==> flow/design.v <==
module win #(
    parameter Dwidth = 16,
    parameter Nwin = 32,
    parameter Iwidth = 5
)  (
    input  logic              clk,
    input  logic              dv_in,
    input  logic [Iwidth-1:0] index_in,
    input  logic [Dwidth-1:0] din_imag, din_real,
    output logic              dv_out,
    output logic [Iwidth-1:0] index_out,
    output logic [Dwidth-1:0] dout_imag, dout_real
);
    const logic [Nwin-1:0][Dwidth-1:0] win = {
        16'd0,
        16'd335,
        16'd1328,
        16'd2937,
        16'd5096,
        16'd7717,
        16'd10693,
        16'd13903,
        16'd17213,
        16'd20490,
        16'd23599,
        16'd26412,
        16'd28815,
        16'd30708,
        16'd32016,
        16'd32683,
        16'd32683,
        16'd32016,
        16'd30708,
        16'd28815,
        16'd26412,
        16'd23599,
        16'd20490,
        16'd17213,
        16'd13903,
        16'd10693,
        16'd7717,
        16'd5096,
        16'd2937,
        16'd1328,
        16'd335,
        16'd0
    };
    logic [Dwidth-1:0] din_imag_reg, din_real_reg;
    logic [Dwidth-1:0] win_reg;
    logic [Dwidth*2-1:0] prod_imag, prod_real;
    const logic [Dwidth*2-1:0] round_word = 2**(Dwidth-2);
    logic dv_in_reg, dv_in_reg_reg;
    logic [Iwidth-1:0] index_in_reg, index_in_reg_reg;
    always_ff @(posedge clk) begin
        dv_in_reg <= dv_in; 
        index_in_reg <= index_in;
        din_imag_reg <= din_imag;
        din_real_reg <= din_real;
        win_reg <= win[index_in];
        dv_in_reg_reg <= dv_in_reg; 
        index_in_reg_reg <= index_in_reg;
        prod_imag <= (signed'(din_imag_reg) * signed'(win_reg)) + signed'(round_word);  
        prod_real <= (signed'(din_real_reg) * signed'(win_reg)) + signed'(round_word);
        dv_out <= dv_in_reg_reg;
        index_out <= index_in_reg_reg;
        dout_imag <= prod_imag[Dwidth*2-1-1:Dwidth*2-1-Dwidth]; 
        dout_real <= prod_real[Dwidth*2-1-1:Dwidth*2-1-Dwidth];
    end
endmodule
==> Step by step through the tools: win <==
The steps from the RTL of win to its reports follow in flow order.
Lines are those of the file above, counted from 1.
Operators: Yosys type, input widths -> output width; for muxes data width and select width s.
Library cell names are shortened.
{ "inputs": {"top": "win", "clock_port": "clk", "cell_library": "sky130hd", "corner": "tt_025C_1v80"} }

==> Word level <==
Source: Yosys, flattened and elaborated, memories not mapped. Widths are those after wreduce; folded enables and synchronous resets count as part of the registers. Registers that Yosys merges into a memory's read port (data or address) are not register bits. Print and check cells do not count. Equal cells are merged and count once.
{ "bits": {"inputBits": 39, "reg_bits": 160, "output_inout_bits": 38} }
{ "op_classes": {"n_mul": 2, "shift": 1, "addsub": 2} }
{ "op_table": {"columns": ["op", "count"], "rows": [
  ["$mul 16x16->31", 2],
  ["$shiftx 512x10->16 const A", 1],
  ["$add 31x16->31 const B", 2]
]} }

==> Logic depth <==
Depth = most cells in a row (Yosys ltp): at word level without a register or memory, in the mapped netlist without a sequential cell, where the memories' decode and read muxes count.
{ "depth": {"ltp_word": 2, "abc_area": 0, "mapped_depth": 22, "depth_no_buf": 21} }

==> After synthesis <==
The flow's flattened synthesis, as Yosys stat reports it; memories are mapped. The netlist is that of the ABC_AREA named above (0 if unset); the other value can give another one.
{ "by_type": {"columns": ["cell_type", "count", "area_total_um2"], "rows": [
  ["fa_1", 480, 9.61E+03],
  ["dfxtp_1", 129, 2.58E+03],
  ["ha_1", 194, 2.43E+03],
  ["inv_1", 590, 2.21E+03],
  ["and2_1", 243, 1.52E+03],
  ["nand2_1", 263, 987.197],
  ["xnor2_1", 40, 350.336],
  ["clkbuf_1", 87, 326.563],
  ["o21ai_0", 30, 150.144],
  ["nor2_1", 39, 146.39],
  ["a21oi_1", 27, 135.13],
  ["mux4_2", 6, 135.13],
  ["xor2_1", 12, 105.101],
  ["a211oi_1", 9, 67.565],
  ["nor3_1", 11, 55.053],
  ["o211ai_1", 6, 45.043],
  ["o21a_1", 6, 45.043],
  ["o21bai_1", 6, 45.043]
]} }
Not listed: further types 39, cells in them 85.
{ "mapped": {"ff_cells": 129, "mapped_area_um2": 21581.9, "buf_cells": 91, "mapped_cells": 2263} }

==> Path before layout <==
Source: OpenSTA report_checks on the synthesized netlist (no wires, ideal clock, input and output delay 20% of the period each), path of least setup slack; recovery checks are left aside. Register names are those of the netlist, which keeps one name where synthesis merged equal registers.
{ "synth_timing": {"path_type": "reg2reg", "startpoint": "reg din_imag_reg[15]", "endpoint": "reg prod_imag[29]", "t_required_ns": 6.148, "setup_slack_ns": 0.191, "path_buffers": 1, "setup_time_ns": 0.122, "launch_ns": 0.000, "arrival_time_ns": 5.957, "clock_period_ns": 6.27, "path_delay_ns": 6.079, "path_stages": 21, "period_less_setup_slack_ns": 6.079} }
"path_delay_ns" = arrival - input delay + setup time.
"path_stages" counts driving pins, that of a launching flip-flop among them; a cell with two outputs on the path counts twice.
"period_less_setup_slack_ns" is the clock period less the worst setup slack; recovery checks do not enter. This is arithmetic on one report: input and output delays are still those of the set period (20% each).
Between the ends stands the longest chain of elaborated cells between them, by number of cells; it is not shown to be the way that was timed. Of several equally long chains one is given.
A line is the first line of the expression or statement that the cell stems from. Yosys adds cells for indexed reads and writes and turns some case tables into memories.
{ "synth_via": {"cell_sequence": "dfxtp_1 > clkbuf_1 > nand2_1 > fa_1 > inv_1 > fa_1 > fa_1 > fa_1 > fa_1 > inv_1 > fa_1 > inv_1 > ha_1 > a21o_1 > a21oi_2 > o21ai_1 > a21o_1 > a221oi_4 > a21oi_2 > o311a_1 > a311o_1", "elab_chain_len": 2, "cone_cells": 2, "lines_between": 1, "cone_classes": "1 x add/sub; 1 x mul"} }
{ "synth_lines": {"columns": ["element", "line", "source"], "rows": [
  ["start, declared", 48, "logic [Dwidth-1:0] din_imag_reg, din_real_reg;"],
  ["start, assigned", 57, "din_imag_reg <= din_imag;"],
  ["$mul 16x16->31", 62, "prod_imag <= (signed'(din_imag_reg) * signed'(win_reg)) + signed'(round_word);"],
  ["$add 31x16->31", 62, null],
  ["end, assigned", 62, null]
]} }

==> Timing after layout <==
Path of least setup slack in the final report of run 1 (OpenROAD, finished layout, wires in). Where an end is a register, its clock arrival counts in the times.
{ "layout_timing": {"path_type": "reg2reg", "startpoint": "reg win_reg[7]", "endpoint": "reg prod_real[30]", "t_required_ns": 7.01, "launch_ns": 0.48, "setup_time_ns": 0.08, "path_buffers": 2, "arrival_time_ns": 6.27, "setup_slack_ns": 0.74, "clock_period_ns": 6.61, "path_stages": 22} }
Between the ends stands the longest chain of elaborated cells between them, by number of cells; it is not shown to be the way that was timed. Of several equally long chains one is given.
{ "layout_via": {"cell_sequence": "dfxtp_4 > buf_12 > nand2_1 > fa_1 > inv_1 > fa_1 > fa_1 > fa_1 > fa_1 > inv_1 > fa_1 > inv_1 > ha_4 > a211oi_2 > o211ai_1 > nor2_2 > a21oi_4 > o311ai_2 > buf_4 > o211ai_1 > a2111o_1 > o211ai_1", "elab_chain_len": 2, "cone_cells": 2, "lines_between": 1, "cone_classes": "1 x add/sub; 1 x mul"} }
{ "layout_lines": {"columns": ["element", "line", "source"], "rows": [
  ["start, declared", 49, "logic [Dwidth-1:0] win_reg;"],
  ["start, assigned", 59, "win_reg <= win[index_in];"],
  ["$mul 16x16->31", 63, "prod_real <= (signed'(din_real_reg) * signed'(win_reg)) + signed'(round_word);"],
  ["$add 31x16->31", 63, null],
  ["end, assigned", 63, null]
]} }

Settings and measured results of 2 stored flow runs for module win (sky130hd), not sorted in any way. The constraints put input and output delay at 20% of the set period each and load the outputs with 0.01 pF.
By "achieved clock period (ns)" is meant the clock period of the run minus its worst setup slack. This is arithmetic on one report: input and output delays are still those of the set period (20% each).
By "worst setup path time (ns)" is meant the share of the clock period that the worst setup path is allowed (20% is reserved at inputs, 20% at outputs), minus its slack. Clock arrival times at its registers enter into it.

settings of run 1
{
  "period_ns": 6.61,
  "SETUP_SLACK_MARGIN": 0.71,
  "CAP_MARGIN": 20,
  "CORE_MARGIN": 2,
  "CORE_UTILIZATION": 40,
  "SLEW_MARGIN": 20
}
report of run 1
yosys chip area after synthesis (um^2): 21581.9
finish__design__die__area: 55828.2
finish__design__instance__area__stdcell: 25145.4
finish__design__instance__utilization: 0.4691
finish__timing__setup__ws: 0.737
finish__timing__setup__tns: 0.000
finish__timing__hold__ws: 0.317
achieved clock period (ns): 5.873
worst setup path time (ns): 5.87
worst setup path kind: reg2reg

settings of run 2
{
  "period_ns": 11.2,
  "CORE_UTILIZATION": 18,
  "PLACE_DENSITY_LB_ADDON": 0.1,
  "CELL_PAD_IN_SITES_GLOBAL_PLACEMENT": 3,
  "CELL_PAD_IN_SITES_DETAIL_PLACEMENT": 2,
  "TNS_END_PERCENT": 20,
  "MAX_ROUTING_LAYER": "met4",
  "CAP_MARGIN": 20,
  "CORE_MARGIN": 2,
  "SLEW_MARGIN": 20
}
report of run 2
yosys chip area after synthesis (um^2): 21581.9
finish__design__die__area: 122686.0
finish__design__instance__area__stdcell: 24828.8
finish__design__instance__utilization: 0.2078
finish__timing__setup__ws: 4.462
finish__timing__setup__tns: 0.000
finish__timing__hold__ws: 0.324
achieved clock period (ns): 6.738
worst setup path time (ns): 6.74
worst setup path kind: reg2reg
