==> flow/design.v <==
module linterp #(
    parameter dwidth = 16,
    parameter Nfft   = 32,   
    parameter iwidth = $clog2(Nfft)
) (
    input  logic              clk,
    input  logic              dv_in,
    input  logic [iwidth-1:0] index_in,
    input  logic [dwidth-1:0] din_real, din_imag,
    input  logic [iwidth-1:0] index_out,
    output logic [Nfft-1:0][dwidth-1:0] dout_real, dout_imag
);
    logic [Nfft-1:0][dwidth-1:0] latch_real, latch_imag;
    logic bank_load;
    always_ff @(posedge clk) begin
        if (dv_in == 1) begin
            latch_imag[index_in] <= din_imag;
            latch_real[index_in] <= din_real;
        end
        if ((index_in == Nfft-1) && (dv_in == 1)) begin
            bank_load <= 1;
        end else begin
            bank_load <= 0;
        end 
        if (bank_load == 1) begin
            dout_imag <= latch_imag;
            dout_real <= latch_real;
        end
    end
endmodule
* From RTL to reports: linterp
Tool output for the design above, in the order of the flow.
Lines are those of the file above, counted from 1.
Library cell names are shortened.
Not given: -
- Top :: linterp
- Clock input :: clk
- Cell library :: sky130hd
- Timing corner :: tt_025C_1v80

* Word-level counts
Source: Yosys, flattened and elaborated, memories not mapped. Widths are those after wreduce; folded enables and synchronous resets count as part of the registers. Registers that Yosys merges into a memory's read port (data or address) are not register bits. Print and check cells do not count. Equal cells are merged and count once.
- Add/sub/neg operators :: 1
- Eq/ne operators :: 1
- Shift-type cells :: 3
- Muxes and demuxes :: 1
- Bitwise logic cells :: 5
- Reductions and logical operators :: 1
** Operators by type and width (number)
- 16-bit by 33-bit variable shift with 512-bit output :: 2
- 512-bit bitwise AND :: 2
- 512-bit bitwise OR :: 2
- 16-bit by 33-bit variable shift with 512-bit output with constant A :: 1
- 512-bit inverter :: 1
- 9-bit negation with 33-bit output :: 1
- 5-bit == test with constant B :: 1
- 1-bit logical AND :: 1
- 1-bit two-way mux :: 1
- Bits in registers :: 2049
- Input bits :: 44
- Output and inout bits :: 1024
- Word-level cells :: 17

* Depth
Yosys ltp: most cells in a row. Word level: on the elaborated netlist, between registers, memories and ports. Mapped: between sequential cells and ports; inverters and the memories' decode and read muxes count.
- Depth after elaboration :: 5
- ABC_AREA :: 1
- Mapped depth :: 14
- Depth with buffers taken out :: 13

* Mapped cells and area
Source: synth_stat.txt of the flow (Yosys; design flattened, memories mapped). It holds for the ABC_AREA given above (unset counts as 0); a run with the other value may have another netlist.
- Cell count :: 5423
- Chip area (Yosys) :: 76460.8 um^2
- Sequential area :: 61519.0 um^2
- Mapped flip-flops :: 2049
- Buffer cells :: 442
** Cell types
- edfxtp_1 :: number 2048, total area 6.15E+04 um^2
- nand2_1 :: number 1847, total area 6.93E+03 um^2
- nand4_1 :: number 531, total area 3.32E+03 um^2
- nand3_1 :: number 227, total area 1136.09 um^2
- o21ai_0 :: number 189, total area 945.907 um^2
- clkbuf_1 :: number 248, total area 930.893 um^2
- buf_2 :: number 152, total area 760.73 um^2
- o21ai_1 :: number 67, total area 335.322 um^2
- clkbuf_2 :: number 28, total area 140.134 um^2
- inv_1 :: number 37, total area 138.883 um^2
- nor3_2 :: number 4, total area 40.038 um^2
- buf_4 :: number 5, total area 37.536 um^2
- ha_1 :: number 3, total area 37.536 um^2
- buf_1 :: number 9, total area 33.782 um^2
- nor2_2 :: number 5, total area 31.28 um^2
- nor2_1 :: number 8, total area 30.029 um^2
- inv_2 :: number 6, total area 22.522 um^2
- dfxtp_1 :: number 1, total area 20.019 um^2
Other cell types: 7; their cells: 8.

* Timing after synthesis
Path of least setup slack by OpenSTA after synthesis, without wires, with an ideal clock, recovery checks aside; 20% of the period is set as input and as output delay. Where synthesis merged equal registers, the netlist keeps one of their names.
- Path kind :: register to register
- Start point :: reg bank_load
- End point :: reg dout_imag
- Clock period :: 52100 ps
- Library setup time :: 1503 ps
- Launch time at the first pin :: 0 ps
- Arrival :: 22746 ps
- Data required time :: 50597 ps
- Setup slack :: 27851 ps
- Path delay :: 24249 ps
- Stages on the path :: 1
- Buffers on the path :: 0
- Synthesis period reached :: 24249 ps
"path delay" is the arrival time less input delay plus setup time.
"stages on the path": output pins that drive a net of the path, with the launching flip-flop's if there is one; two outputs of one cell count as two.
"synthesis period reached" = period - worst setup slack (recovery checks aside). The figure is calculated, with input and output delays left at 20% of the set period.
Where an end lacks its bit number, it is one bit of the signal, or one of the new flip-flops if synthesis recoded a state register.
- Path through :: dfxtp_1
- Cells in the longest elaborated chain :: 0
- Elaborated cells between the ends (all ways) :: 0
- Source lines of those cells :: 0
** Ends and longest elaborated chain, post-synthesis
- start, declared :: line 14 : logic bank_load;
- start, assigned :: line 21 : bank_load <= 1;
- start, assigned :: line 23 : bank_load <= 0;
- end, assigned :: line 26 : dout_imag <= latch_imag;
- end, declared :: line 11 : output logic [Nfft-1:0][dwidth-1:0] dout_real, dout_imag

* Worst path after layout
Path of least setup slack in the final report of stored run 1 (OpenROAD, finished layout, wires in). Where an end is a register, its clock arrival counts in the times.
The path's times are printed in steps of 10 ps; the period is the one set.
- Path kind :: input to register
- Start point :: in index_in[0]
- End point :: reg latch_real
- Clock period :: 31600 ps
- External input delay :: 6320 ps
- Library setup time :: 240 ps
- Launch time at the first pin :: 6320 ps
- Arrival :: 11490 ps
- Data required time :: 32130 ps
- Setup slack :: 20640 ps
- Stages on the path :: 17
- Buffers on the path :: 4
Where an end lacks its bit number, it is one bit of the signal, or one of the new flip-flops if synthesis recoded a state register.
The rows between start and end are the longest chain of elaborated cells between them; the timing report does not say that the signal goes this way. Where chains are equally long, one stands for them.
A line is the first line of the expression or statement that the cell stems from. Yosys adds cells for indexed reads and writes and turns some case tables into memories.
- Path through :: clkdlybuf4s50_1 inv_2 ha_1 inv_1 nor2_2 inv_2 nor2_1 ha_4 inv_8 nand2_1 nor2_4 buf_4 buf_4 nand2_1 buf_4 nand2_1 nand2_1
- Cells in the longest elaborated chain :: 5
- Elaborated cells between the ends (all ways) :: 6
- Classes of those cells :: 1 x add/sub; 2 x shift; 3 x logic
** Ends and longest elaborated chain, after layout
- start, declared :: line 8 : input  logic [iwidth-1:0] index_in,
- 9-bit negation with 33-bit output :: line 18 : latch_real[index_in] <= din_real;
- 16-bit by 33-bit variable shift with 512-bit output :: line 18
- 512-bit inverter :: line 18
- 512-bit bitwise AND :: line 18
- 512-bit bitwise OR :: line 18
- end, assigned :: line 18
- end, declared :: line 13 : logic [Nfft-1:0][dwidth-1:0] latch_real, latch_imag;

Appendix: measured runs

Stored flow runs of linterp (2 of them; Yosys, OpenROAD, sky130hd). They differ in their settings and are not a sequence. Constraints: input delay and output delay 20% of the set period each, output load 0.01 pF.
"clock period reached": clock period set for the run, less the worst setup slack. It is reckoned from that one timing run; input and output delays stay at 20% of the period that was set.
"worst setup path time" means the part of the period allowed to the worst setup path (the constraints hold back 20% at inputs and 20% at outputs) less its slack; where the path has registers, the arrival times of their clocks count too.
"power" is the tool's figure for a default switching activity; nothing was simulated.
"worst setup path time" is known to 10 ps.

** Stored run 1
- Settings :: period_ns=31.6; CORE_UTILIZATION=44; SETUP_SLACK_MARGIN=0.65; PLACE_DENSITY=0.51; CORE_ASPECT_RATIO=0.79; CELL_PAD_IN_SITES_DETAIL_PLACEMENT=0; ABC_AREA=1; CTS_CLUSTER_SIZE=47; CTS_CLUSTER_DIAMETER=69; CAP_MARGIN=30; MIN_ROUTING_LAYER=met1; MAX_ROUTING_LAYER=met5; CORE_MARGIN=2; SLEW_MARGIN=20
- Area of the die :: 177,147.0 um^2
- Post-route worst hold slack :: 427 ps
- Setup slack of the worst path :: 20,641 ps
- Power :: 5.413 mW
- Standard-cell area after routing :: 93,742.4 um^2
- Worst setup path time :: 4,640 ps
- Worst setup path kind :: input to register
- Clock period reached :: 10,959 ps
- Post-layout utilization :: 54.5%
- Summed negative setup slack :: 0 ps
- Yosys chip area after synthesis :: 76,460.8 um^2

** Stored run 2
- Settings :: period_ns=26.2; SETUP_SLACK_MARGIN=4.18; CAP_MARGIN=20; CORE_MARGIN=2; CORE_UTILIZATION=40; SLEW_MARGIN=20
- Area of the die :: 189,813.0 um^2
- Post-route worst hold slack :: 415 ps
- Setup slack of the worst path :: 16,822 ps
- Power :: 6.864 mW
- Standard-cell area after routing :: 94,309.2 um^2
- Worst setup path time :: 4,140 ps
- Worst setup path kind :: input to register
- Clock period reached :: 9,378 ps
- Post-layout utilization :: 50.9%
- Summed negative setup slack :: 0 ps
- Yosys chip area after synthesis :: 74,537.7 um^2
